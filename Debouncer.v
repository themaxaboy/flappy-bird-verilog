==> flow/design.v <==
`timescale 1ns / 1ps
module Debouncer(
  input  clk,
  input  button_i,
  output reg button_debounced_o
  );
parameter MIN_DELAY = 50;  
parameter W_COUNTER = 17;
reg [W_COUNTER:0] counter;  
always @(posedge clk) begin
  if (!button_i) begin
    counter <= 0;
  end 
  else if (!counter[W_COUNTER]) begin
    counter <= counter + 1'b1;
  end
  button_debounced_o <= counter[W_COUNTER];
end
endmodule
# == Reports on Debouncer ==
# Tool output for the design above, in the order of the flow.
# Lines are those of the file above, counted from 1.
# Operators carry their Yosys type and port widths (W data, S select, Z words).
# The mark n/a stands for no value.
# setup
top_module,Debouncer
clock,clk
cell_library,sky130hd
corner,tt_025C_1v80

# == Word level ==
# Yosys after proc, flatten, opt, wreduce and memory -nomap, before mapping. Memory bits, and registers merged into a memory's read port (data or address), are not among the register bits. Print and check cells are not counted. Equal cells are merged and count once.
# classes
add_sub_neg,1
muxes,1
# ops
operator,n
$add A18 B1 Y18 const B,1
$mux W18,1
# bits
ff_bits,19
input_bits,2
output_inout_bits,1

# == Depth ==
# Longest topological path by Yosys (ltp), each cell counted once; first at word level (registers and memories cut), then after technology mapping (sequential cells cut; the memories' decode and read muxes count).
# logic_depth
ltp_word,2
abc_area,0
ltp_mapped,5
mapped_depth_nobuf,5

# == Mapped cells and area ==
# The flow's flattened synthesis, as Yosys stat reports it; memories are mapped. The netlist is that of the ABC_AREA named above (0 if unset); the other value can give another one.
# The area totals of this step are shown rounded.
# synth_totals
stdcells,92
mapped_area_um2,840
ffs,19
buffers,1
# by_type
cell,n,area_total_um2
sky130_fd_sc_hd__dfxtp_1,19,380.365
sky130_fd_sc_hd__xnor2_1,8,70.067
sky130_fd_sc_hd__nor2_1,18,67.565
sky130_fd_sc_hd__xor2_1,4,35.034
sky130_fd_sc_hd__nand4_1,5,31.28
sky130_fd_sc_hd__nor3_1,5,25.024
sky130_fd_sc_hd__nor4_2,2,25.024
sky130_fd_sc_hd__nand4_4,1,21.27
sky130_fd_sc_hd__mux2i_1,2,20.019
sky130_fd_sc_hd__inv_1,5,18.768
sky130_fd_sc_hd__a21oi_1,3,15.014
sky130_fd_sc_hd__nand2_1,4,15.014
sky130_fd_sc_hd__nand3_1,3,15.014
sky130_fd_sc_hd__nand4b_2,1,15.014
sky130_fd_sc_hd__ha_1,1,12.512
sky130_fd_sc_hd__a31o_2,1,8.758
sky130_fd_sc_hd__a41oi_1,1,8.758
sky130_fd_sc_hd__and3b_1,1,8.758
# Not listed: further types 8, cells in them 8.

# == Worst setup path after synthesis ==
# OpenSTA on the mapped netlist: ideal clock, no wires. The path of least setup slack (recovery checks aside). Input and output delay are each 20% of the period. Register names are those of the netlist, which keeps one name where synthesis merged equal registers.
# synth_timing
path_type,register to register
startpoint,register counter[0]
endpoint,register counter[14]
tclk_ns,1.8
setup_ns,0.128
t_first_pin_ns,0.000
arrival_ns,1.194
t_required_ns,1.672
slack_ns,0.479
path_delay_ns,1.322
path_stages,6
period_less_setup_slack_ns,1.321
# "path_delay_ns" is the arrival time less input delay plus setup time.
# "path_stages" counts driving pins, that of a launching flip-flop among them; a cell with two outputs on the path counts twice.
# "period_less_setup_slack_ns" is the clock period less the worst setup slack; recovery checks do not enter. This is arithmetic on one report: input and output delays are still those of the set period (20% each).
# Between the ends stands the longest chain of elaborated cells between them, by number of cells; it is not shown to be the way that was timed. Of several equally long chains one is given.
# Each line given opens the expression or statement behind the cell; cells for indexed reads and writes are added by Yosys, which also makes memories of some case tables.
# synth_between
cell_sequence,sky130_fd_sc_hd__dfxtp_1 -> sky130_fd_sc_hd__ha_1 -> sky130_fd_sc_hd__nand3b_1 -> sky130_fd_sc_hd__nor4_2 -> sky130_fd_sc_hd__xnor2_1 -> sky130_fd_sc_hd__nor2_1
elab_chain_len,1
cone_cells,1
classes_between,1 x add/sub
# synth_lines
item,line_no,rtl
from (decl),9,reg [W_COUNTER:0] counter;
from (assign),12,counter <= 0;
from (assign),15,counter <= counter + 1'b1;
$add A18 B1 Y18,15,
to (assign),12,
to (assign),15,
to (decl),9,

# == Worst path after layout ==
# From the final timing report of flow run A: the path of least setup slack in the routed layout; clock arrival at registers is part of the times.
# layout_timing
path_type,register to output
startpoint,register button_debounced_o
endpoint,output port button_debounced_o
tclk_ns,1.49
t_first_pin_ns,0.25
arrival_ns,1.08
t_required_ns,1.19
slack_ns,0.11
path_stages,2
# layout_between
cell_sequence,sky130_fd_sc_hd__dfxtp_1 -> sky130_fd_sc_hd__clkdlybuf4s50_1
elab_chain_len,0
cone_cells,0
# layout_lines
item,line_no,rtl
from (decl),5,output reg button_debounced_o
from (assign),17,button_debounced_o <= counter[W_COUNTER];
to (decl),5,

# Stored flow runs of Debouncer (2 of them; Yosys, OpenROAD, sky130hd). They differ in their settings and are not a sequence. Constraints: input delay and output delay 20% of the set period each, output load 0.01 pF.
# "achieved_clock_period_ns" means the clock period less the worst setup slack. The figure is calculated, with input and output delays left at 20% of the set period.
# "worst_path_time_ns": the worst setup path's part of the clock period (all of it between registers, 20% less for each end at a port) less its slack. A launch clock that arrives late makes it longer, a capture clock that arrives late makes it shorter.
# "power_total_uw" is the tool's figure for a default switching activity; nothing was simulated.
# Results are given in rounded form.
# Settings: -- = not set for that run.
run name,period_ns,CORE_UTILIZATION,SETUP_SLACK_MARGIN,PLACE_DENSITY_LB_ADDON,CELL_PAD_IN_SITES_DETAIL_PLACEMENT,CAP_MARGIN,CORE_MARGIN,SLEW_MARGIN,CORE_ASPECT_RATIO,TNS_END_PERCENT,ABC_AREA,ys_area_um2,worst_path_time_ns,path_kind,final_setup_tns_ns,achieved_clock_period_ns,dieArea_um2,final_util_pct,post_route_stdcell_area_um2,hold_ws_ns,power_total_uw,worst_setup_slack_ns
flow run A,1.49,20,0.03,0.24,2,20,2,20,--,--,--,840,1.08,register to output,0.000,1.382,4730,26.9,1080,0.486,926,0.108
flow run B,1.57,38,--,0.02,--,30,2,20,1.41,55,1,946,1.14,register to output,0.000,1.449,2910,43.8,1040,0.433,785,0.121
